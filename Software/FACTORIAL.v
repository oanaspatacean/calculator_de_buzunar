==> flow/design.v <==
module FACTORIAL(
  input [8:0] VAL,
  input CLK, RST, FACT, 
  input [15:0] ALU,
  output reg FACT_END
  );
wire [8:0] CURRENT_ITERATION;
wire [15:0] FACT_OUT;
wire FACT_END_CNT;
FACT_CNT COUNTER(.CNT(VAL),.CLK(CLK),.RST(RST), .EN(~(| CURRENT_ITERATION) & FACT), .OUT(CURRENT_ITERATION), .FACT_END(FACT_END_CNT));
FACT_REG FACTREG(.IN(ALU),.CLK(CLK),.RST(RST & (| CURRENT_ITERATION)),.EN(~FACT_END & (| CURRENT_ITERATION)),.OUT(FACT_OUT));
always @(*) begin
    FACT_END = FACT_END_CNT;
end
endmodule
module FACT_CNT(
  input [8:0] CNT,
  input CLK, RST, EN,
  output reg [8:0] OUT,
  output reg FACT_END);
  always @(posedge CLK, negedge RST) begin
    if (!RST) begin
      OUT = 9'd0; 
      FACT_END = 1'd0; 
    end
    else begin
       if (EN) begin
          if (CNT == 9'd0) begin
            OUT = CNT;
            FACT_END = 1'd1;
            #6 FACT_END = 1'd0;
          end  
        else begin
          OUT = CNT;  
        end
       end
       else if (OUT > 9'd0) OUT = OUT - 9'd1; 
       if (OUT == 9'd1) FACT_END = 1'd1;  
       else if (OUT == 9'd0) FACT_END = 1'd0;
    end
  end
endmodule
module FACT_REG(
  input [15:0] IN,
  input CLK,RST,EN,
  output reg [15:0] OUT);
  always @(negedge CLK, negedge RST)
  begin
     if (!RST) begin
        OUT <= 16'd1;
     end   
   else if (EN) begin
        OUT <= IN;  
   end
  end
endmodule
[Tool chain data of FACTORIAL]
What the tools print for FACTORIAL, step after step.
Lines are those of the file above, counted from 1.
Library cell names are shortened.
The mark -- stands for no value.
Set-up
  design top: FACTORIAL
  clock input: CLK
  standard-cell library: sky130hd
  timing corner: tt_025C_1v80

[Elaborated design]
Source: Yosys, flattened and elaborated, memories not mapped. Widths are those after wreduce. Registers that Yosys merges into a memory's read port (data or address) are not register bits. Print and check cells do not count. Equal cells are merged and count once.
Storage and ports
  clocked read ports x word width: 0
  memory cells: 0
  memory bits (read-only): 0
  latch bits: 0
  cells after elaboration: 19
  register bits after elaboration: 10
  bits in writable memories: 0
Cells by class
  shifts and indexed selects: 0
  reductions and logical operators: 6
  multipliers: 0
  mux-type cells: 6
  equal/unequal tests: 1
  magnitude comparators: 1
  bitwise operators: 2
  add/sub/neg operators: 1
  div/mod/pow operators: 0
Operators by type and width (count)
  zero test 9 bit: 2
  2-to-1 mux 9 bit: 2
  subtractor 9 x 1 -> 9 bit with constant B: 1
  greater-than comparator 9 x 1 -> 1 bit with constant B: 1
  == test 9 x 1 -> 1 bit with constant B: 1
  OR reduction 9 bit: 1
  nonzero test 3 bit: 2
  2-to-1 mux 1 bit: 4
  AND reduction 2 bit: 1
  AND 1 bit: 1
  inverter 1 bit: 1

[Logic depth]
Depth = most cells in a row (Yosys ltp): at word level without a register or memory, in the mapped netlist without a sequential cell, where the memories' decode and read muxes count.
Logic depth
  word-level depth: 7
  ABC_AREA: 0
  mapped depth: 8
  gate-level depth less buffers: 8

[After synthesis]
Yosys stat after the flow's synthesis: flattened, memories mapped to cells. It holds for the ABC_AREA given above (unset counts as 0); a run with the other value may have another netlist.
Totals and module areas in this step are rounded.
Mapped netlist
  mapped flip-flops: 10
  synthesis area: 701 um^2
  buffer cells: 1
  sequential area: 250 um^2
  cells in the netlist: 77
Cells by type
  dfrtp_1: count 10, total area 250.24 um^2
  mux2i_1: count 6, total area 60.058 um^2
  nand2_1: count 10, total area 37.536 um^2
  o21ai_0: count 6, total area 30.029 um^2
  nand3_1: count 5, total area 25.024 um^2
  nor4b_4: count 1, total area 23.773 um^2
  inv_1: count 6, total area 22.522 um^2
  nor4_4: count 1, total area 21.27 um^2
  a31oi_1: count 3, total area 18.768 um^2
  a2111oi_2: count 1, total area 15.014 um^2
  nor2_1: count 4, total area 15.014 um^2
  nor3_1: count 3, total area 15.014 um^2
  ha_1: count 1, total area 12.512 um^2
  nor3b_2: count 1, total area 12.512 um^2
  nor4_2: count 1, total area 12.512 um^2
  mux2_1: count 1, total area 11.261 um^2
  a21oi_1: count 2, total area 10.01 um^2
  a41o_1: count 1, total area 10.01 um^2
Not listed: further types 14, cells in them 14.
By module: a second synthesis without flattening, with its own total; a netlist apart from the flattened one above.
Unflattened totals
  cell total of the unflattened synthesis: 80
  area total of the unflattened synthesis: 736 um^2
Each row is one instance without its submodules.
Modules
  FACT_CNT: instances 1, cells 77, area 706 um^2
  FACTORIAL: instances 1, cells 3, area 30.0 um^2

[Timing after synthesis]
Path of least setup slack by OpenSTA after synthesis, without wires, with an ideal clock, recovery checks aside; 20% of the period is set as input and as output delay. Where synthesis merged equal registers, the netlist keeps one of their names.
Timing path after synthesis
  kind: reg-to-reg
  start: reg COUNTER.OUT[0]
  end: reg COUNTER.FACT_END
  data required time: 2.192 ns
  delay of the path: 2.287 ns
  clock period: 2.32 ns
  time at the first pin: 0.000 ns
  slack: 0.033 ns
  data arrival time: 2.159 ns
  driving pins on the path: 8
  synthesis period reached: 2.287 ns
"delay of the path" = arrival - input delay + setup time.
"driving pins on the path": output pins that drive a net of the path, with the launching flip-flop's if there is one; two outputs of one cell count as two.
"synthesis period reached" is the clock period less the worst setup slack; recovery checks do not enter. This is arithmetic on one report: input and output delays are still those of the set period (20% each).
Between the ends stands the longest chain of elaborated cells between them, by number of cells; it is not shown to be the way that was timed. Of several equally long chains one is given.
Each line given opens the expression or statement behind the cell; cells for indexed reads and writes are added by Yosys, which also makes memories of some case tables.
At most two assigning lines are given for a register; there are more.
Between the ends, after synthesis
  path through: dfrtp_1 inv_1 ha_1 nor4b_4 nand3_2 or3_1 a2111oi_2 mux2_1
  length of the longest elaborated chain: 7
  elaborated cells on any way between the ends: 15
  those cells by class: add/sub (1); compare (1); eq/ne (1); mux (5); logic (2); reduce/logical (5)
RTL lines, path after synthesis
  start: declaration: line 19  | output reg [8:0] OUT,
  start: assignment: line 23  | OUT = 9'd0;
  start: assignment: line 37  | else if (OUT > 9'd0) OUT = OUT - 9'd1;
  OR reduction 9 bit: line 10  | FACT_CNT COUNTER(.CNT(VAL),.CLK(CLK),.RST(RST), .EN(~(| CURRENT_ITERATION) & FACT), .OUT(CURRENT_ITERATION), . ...
  inverter 1 bit: line 10
  AND 1 bit: line 10
  2-to-1 mux 9 bit: line 27  | if (EN) begin
  zero test 9 bit: line 39  | else if (OUT == 9'd0) FACT_END = 1'd0;
  2-to-1 mux 1 bit: line 39
  2-to-1 mux 1 bit: line 38  | if (OUT == 9'd1) FACT_END = 1'd1;
  end: assignment: line 38
  end: assignment: line 39
  end: declaration: line 20  | output reg FACT_END);

[Path in the finished layout]
From the final timing report of run A: the path of least setup slack in the routed layout; clock arrival at registers is part of the times.
Timing path post-layout
  kind: reg-to-reg
  start: reg COUNTER.OUT[0]
  end: reg COUNTER.FACT_END
  clock period: 3.18 ns
  data arrival time: 2.72 ns
  driving pins on the path: 8
  time at the first pin: 0.24 ns
  data required time: 3.30 ns
  slack: 0.58 ns
Between the ends stands the longest chain of elaborated cells between them, by number of cells; it is not shown to be the way that was timed. Of several equally long chains one is given.
At most two assigning lines are given for a register; there are more.
Between the ends, post-layout
  path through: dfrtp_1 inv_1 ha_1 nor4b_4 nand3_2 or3_1 a2111oi_2 mux2_1
  length of the longest elaborated chain: 7
  elaborated cells on any way between the ends: 15
  those cells by class: add/sub (1); compare (1); eq/ne (1); mux (5); logic (2); reduce/logical (5)
RTL lines, path post-layout
  start: declaration: line 19  | output reg [8:0] OUT,
  start: assignment: line 23  | OUT = 9'd0;
  start: assignment: line 37  | else if (OUT > 9'd0) OUT = OUT - 9'd1;
  OR reduction 9 bit: line 10  | FACT_CNT COUNTER(.CNT(VAL),.CLK(CLK),.RST(RST), .EN(~(| CURRENT_ITERATION) & FACT), .OUT(CURRENT_ITERATION), . ...
  inverter 1 bit: line 10
  AND 1 bit: line 10
  2-to-1 mux 9 bit: line 27  | if (EN) begin
  zero test 9 bit: line 39  | else if (OUT == 9'd0) FACT_END = 1'd0;
  2-to-1 mux 1 bit: line 39
  2-to-1 mux 1 bit: line 38  | if (OUT == 9'd1) FACT_END = 1'd1;
  end: assignment: line 38
  end: assignment: line 39
  end: declaration: line 20  | output reg FACT_END);

Flow measurements of FACTORIAL on sky130hd: 2 stored runs with different settings, listed in no order. Input and output delays are each 20% of the period that was set; the output load is 0.01 pF.
"achieved clock period" is the run's clock period less its worst setup slack. It is reckoned from that one timing run; input and output delays stay at 20% of the period that was set.
By "worst setup path time" is meant the share of the clock period that the worst setup path is allowed (20% is reserved at inputs, 20% at outputs), minus its slack. Clock arrival times at its registers enter into it.
"power" is the tool's figure for a default switching activity; nothing was simulated.
The results are shown rounded.

Run A
==> flow/run.sh <==
#!/bin/bash
# the make line also repeats the synthesis and layout settings of config.mk as NAME=value (left out here)
make -C /OpenROAD-flow-scripts/flow DESIGN_CONFIG=/design/flow/config.mk WORK_HOME=/design/flow/orfs CLKGATE_MAP_FILE= finish
==> flow/config.mk <==
export PLATFORM = sky130hd
export DESIGN_NAME = FACTORIAL
export DESIGN_NICKNAME = FACTORIAL
export VERILOG_FILES = /design/flow/design.v
export SDC_FILE = /design/flow/constraint.sdc
export NUM_CORES = 4
export LEC_CHECK = 0
export CAP_MARGIN = 20
export CORE_MARGIN = 2
export CORE_UTILIZATION = 19
export CTS_CLUSTER_DIAMETER = 43
export CTS_CLUSTER_SIZE = 22
export GPL_ROUTABILITY_DRIVEN = 0
export PLACE_DENSITY = 0.68
export SLEW_MARGIN = 20
==> flow/constraint.sdc <==
create_clock -name core_clock -period 3.18 [get_ports {CLK}]
set_input_delay 0.6360 -clock core_clock [delete_from_list [all_inputs] [get_ports {CLK}]]
set_output_delay 0.6360 -clock core_clock [all_outputs]
set_load 0.01 [all_outputs]

==> results of run A <==
chip area after synthesis (Yosys): 701 um^2
die area: 4190 um^2
standard-cell area of the final layout: 940 um^2
utilization: 0.261
worst setup slack after layout: 0.584 ns
total negative slack: 0.000 ns
worst hold slack: 0.520 ns
power: 0.000619 W
achieved clock period: 2.596 ns
worst setup path time: 2.60 ns
worst setup path kind: reg-to-reg

Run B
==> flow/run.sh <==
#!/bin/bash
# the make line also repeats the synthesis and layout settings of config.mk as NAME=value (left out here)
make -C /OpenROAD-flow-scripts/flow DESIGN_CONFIG=/design/flow/config.mk WORK_HOME=/design/flow/orfs CLKGATE_MAP_FILE= finish
==> flow/config.mk <==
export PLATFORM = sky130hd
export DESIGN_NAME = FACTORIAL
export DESIGN_NICKNAME = FACTORIAL
export VERILOG_FILES = /design/flow/design.v
export SDC_FILE = /design/flow/constraint.sdc
export NUM_CORES = 4
export LEC_CHECK = 0
export CAP_MARGIN = 20
export CORE_MARGIN = 2
export CORE_UTILIZATION = 40
export SLEW_MARGIN = 20
==> flow/constraint.sdc <==
create_clock -name core_clock -period 2.96 [get_ports {CLK}]
set_input_delay 0.5920 -clock core_clock [delete_from_list [all_inputs] [get_ports {CLK}]]
set_output_delay 0.5920 -clock core_clock [all_outputs]
set_load 0.01 [all_outputs]

==> results of run B <==
chip area after synthesis (Yosys): 701 um^2
die area: 2100 um^2
standard-cell area of the final layout: 897 um^2
utilization: 0.531
worst setup slack after layout: 0.552 ns
total negative slack: 0.000 ns
worst hold slack: 0.542 ns
power: 0.00062 W
achieved clock period: 2.408 ns
worst setup path time: 1.82 ns
worst setup path kind: input-to-reg
