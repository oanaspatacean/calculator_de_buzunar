==> flow/design.v <==
module InstructionRegister(
  input CLK,RST,EN,
  input [15:0] IN,
  output reg [15:0] OUT,
  output reg [5:0] OPCODE,
  output reg REGISTER_ADDRESS,
  output reg [1:0] REGISTER_ADDRESS_STACK,
  output reg [8:0] IMMEDIATE,
  output reg [9:0] BA
);
always @(posedge CLK, negedge RST) 
 begin
    if (!RST) 
    begin
      OUT <= 16'd0;
      REGISTER_ADDRESS <= 1'd0;
      REGISTER_ADDRESS_STACK <= 2'd0;
      IMMEDIATE <= 9'd0;
      BA <= 10'd0;
  end
    else if (EN) 
    begin
      OUT <= IN;
      OPCODE <= IN[15:10];
      REGISTER_ADDRESS <= IN[9];
      REGISTER_ADDRESS_STACK <= IN[9:8];
      IMMEDIATE <= IN[8:0];
      BA <= IN[9:0];
    end
end
endmodule      
## Step by step through the tools: InstructionRegister

The steps from the RTL of InstructionRegister to its reports follow in flow order.
Lines are those of the file above, counted from 1.
Operators: Yosys type, input widths -> output width; for muxes data width and select width s.
A cell with -- has no value.

| set-up | value |
|---|---|
| design top | InstructionRegister |
| clock port | CLK |
| standard-cell library | sky130hd |
| timing corner | tt_025C_1v80 |

## Word-level counts

Source: Yosys, flattened and elaborated, memories not mapped. Widths are those after wreduce. Registers that Yosys merges into a memory's read port (data or address) are not register bits. Print and check cells do not count. Equal cells are merged and count once.

| bit counts | value |
|---|---|
| register bits | 44 |
| input port bits | 19 |
| output and inout port bits | 44 |
| word-level cells | 7 |

| cells by class | value |
|---|---|
| reductions and logical operators | 1 |

Operators with widths:

| kind | number |
|---|---|
| $reduce_and 2->1 | 1 |

## Depth

Depth = most cells in a row (Yosys ltp): at word level without a register or memory, in the mapped netlist without a sequential cell, where the memories' decode and read muxes count.

| depth | value |
|---|---|
| depth in word-level cells | 1 |
| ABC_AREA | 0 |
| depth in mapped cells | 3 |
| gate-level depth less buffers | 1 |

## After synthesis

The flow's flattened synthesis, as Yosys stat reports it; memories are mapped. The netlist is that of the ABC_AREA named above (0 if unset); the other value can give another one.

Cell types:

| type | number | area in all (um^2) |
|---|---|---|
| sky130_fd_sc_hd__dfrtp_1 | 16 | 400.384 |
| sky130_fd_sc_hd__edfxtp_1 | 6 | 180.173 |
| sky130_fd_sc_hd__buf_4 | 22 | 165.158 |
| sky130_fd_sc_hd__mux2_4 | 9 | 135.13 |
| sky130_fd_sc_hd__mux2_2 | 7 | 78.826 |
| sky130_fd_sc_hd__buf_12 | 1 | 20.019 |
| sky130_fd_sc_hd__buf_6 | 1 | 11.261 |
| sky130_fd_sc_hd__and2_2 | 1 | 7.507 |

| mapped netlist | value |
|---|---|
| cells in the netlist | 63 |
| cell area after synthesis | 998.5 um^2 |
| sequential area | 580.6 um^2 |
| flip-flops | 22 |
| buffers | 24 |

## Worst setup path after synthesis

Source: OpenSTA report_checks on the synthesized netlist (no wires, ideal clock, input and output delay 20% of the period each), path of least setup slack; recovery checks are left aside. Register names are those of the netlist, which keeps one name where synthesis merged equal registers.

| timing path after synthesis | value |
|---|---|
| path type | input port to flip-flop |
| start point | input port EN |
| end point | register OPCODE[0] |
| clock period | 1.21 ns |
| input delay | 0.242 ns |
| library setup time | 0.304 ns |
| time at the first pin | 0.242 ns |
| arrival time | 0.689 ns |
| required time | 0.906 ns |
| path slack | 0.217 ns |
| path delay | 0.751 ns |
| driving pins on the path | 3 |
| path buffers | 2 |
| synthesis period reached | 0.993 ns |

"path delay" = arrival - input delay + setup time.
"driving pins on the path" counts driving pins, that of a launching flip-flop among them; a cell with two outputs on the path counts twice.
"synthesis period reached" = period - worst setup slack (recovery checks aside). The figure is calculated, with input and output delays left at 20% of the set period.
Between the ends stands the longest chain of elaborated cells between them, by number of cells; it is not shown to be the way that was timed. Of several equally long chains one is given.
A line is the first line of the expression or statement that the cell stems from. Yosys adds cells for indexed reads and writes and turns some case tables into memories.

| on the way, after synthesis | value |
|---|---|
| cell sequence | sky130_fd_sc_hd__buf_6 -> sky130_fd_sc_hd__buf_12 -> sky130_fd_sc_hd__and2_2 |
| length of the longest elaborated chain | 1 |
| elaborated cells on any way between the ends | 1 |
| source lines of those cells | 0 |
| classes of those cells | 1 x reduce/logical |

Ends and longest elaborated chain, after synthesis:

| item | line | RTL |
|---|---|---|
| start, declared | 2 | `input CLK,RST,EN,` |
| $reduce_and 2->1 | -- |  |
| end, assigned | 24 | `OPCODE <= IN[15:10];` |
| end, declared | 5 | `output reg [5:0] OPCODE,` |

## Timing after layout

Path of least setup slack in the final report of job 2 (OpenROAD, finished layout, wires in). Where an end is a register, its clock arrival counts in the times.

| timing path after layout | value |
|---|---|
| path type | flip-flop to output port |
| start point | register OUT[1] |
| end point | output port OUT[1] |
| clock period | 1.13 ns |
| output delay | 0.23 ns |
| time at the first pin | 0.29 ns |
| arrival time | 0.96 ns |
| required time | 0.90 ns |
| path slack | -0.06 ns |
| driving pins on the path | 3 |
| path buffers | 2 |

| on the way, after layout | value |
|---|---|
| cell sequence | sky130_fd_sc_hd__dfrtp_1 -> sky130_fd_sc_hd__buf_6 -> sky130_fd_sc_hd__buf_6 |
| length of the longest elaborated chain | 0 |
| elaborated cells on any way between the ends | 0 |
| source lines of those cells | 0 |

Ends and longest elaborated chain, after layout:

| item | line | RTL |
|---|---|---|
| start, declared | 4 | `output reg [15:0] OUT,` |
| start, assigned | 15 | `OUT <= 16'd0;` |
| start, assigned | 23 | `OUT <= IN;` |
| end, declared | 4 |  |

InstructionRegister through Yosys and OpenROAD on sky130hd: 2 stored runs, unordered, with their settings and measured results. The constraints put input and output delay at 20% of the set period each and load the outputs with 0.01 pF.
By "achieved clock period" is meant the clock period of the run minus its worst setup slack. This is arithmetic on one report: input and output delays are still those of the set period (20% each).
"time of the worst setup path" is the time allowed to the run's worst setup path (the clock period less input and output delay, where it has them) less its slack. Clock arrival times count: a late capture clock shortens it, a late launch clock lengthens it.
"total power after layout" rests on the timing tool's default activity at the inputs, not on a simulated workload.
A setting shown as . is not set for that run.
Among the results, . means that no value is shown for the run.

| setting or result | job 1 | job 2 |
|---|---|---|
| period_ns | 0.701 | 1.13 |
| CORE_UTILIZATION | 64 | 40 |
| SETUP_SLACK_MARGIN | 0.2 | 0.13 |
| PLACE_DENSITY_LB_ADDON | 0.2 | . |
| CELL_PAD_IN_SITES_DETAIL_PLACEMENT | 2 | . |
| CAP_MARGIN | 20 | 20 |
| CORE_MARGIN | 2 | 2 |
| SLEW_MARGIN | 20 | 20 |
| final utilization | . | 0.657 |
| chip area after synthesis (Yosys) (um^2) | . | 998.5 |
| final setup TNS (ns) | . | -0.479 |
| lowest setup slack (ns) | . | -0.056 |
| time of the worst setup path (ns) | . | 0.96 |
| kind of the worst setup path | . | flip-flop to output port |
| area of the die (um^2) | . | 2911.7 |
| achieved clock period (ns) | . | 1.186 |
| total power after layout (uW) | . | 1922 |
| area of the standard cells in the finished layout (um^2) | . | 1582.8 |

Job 1: no final report: placement broke off with FLW-0024
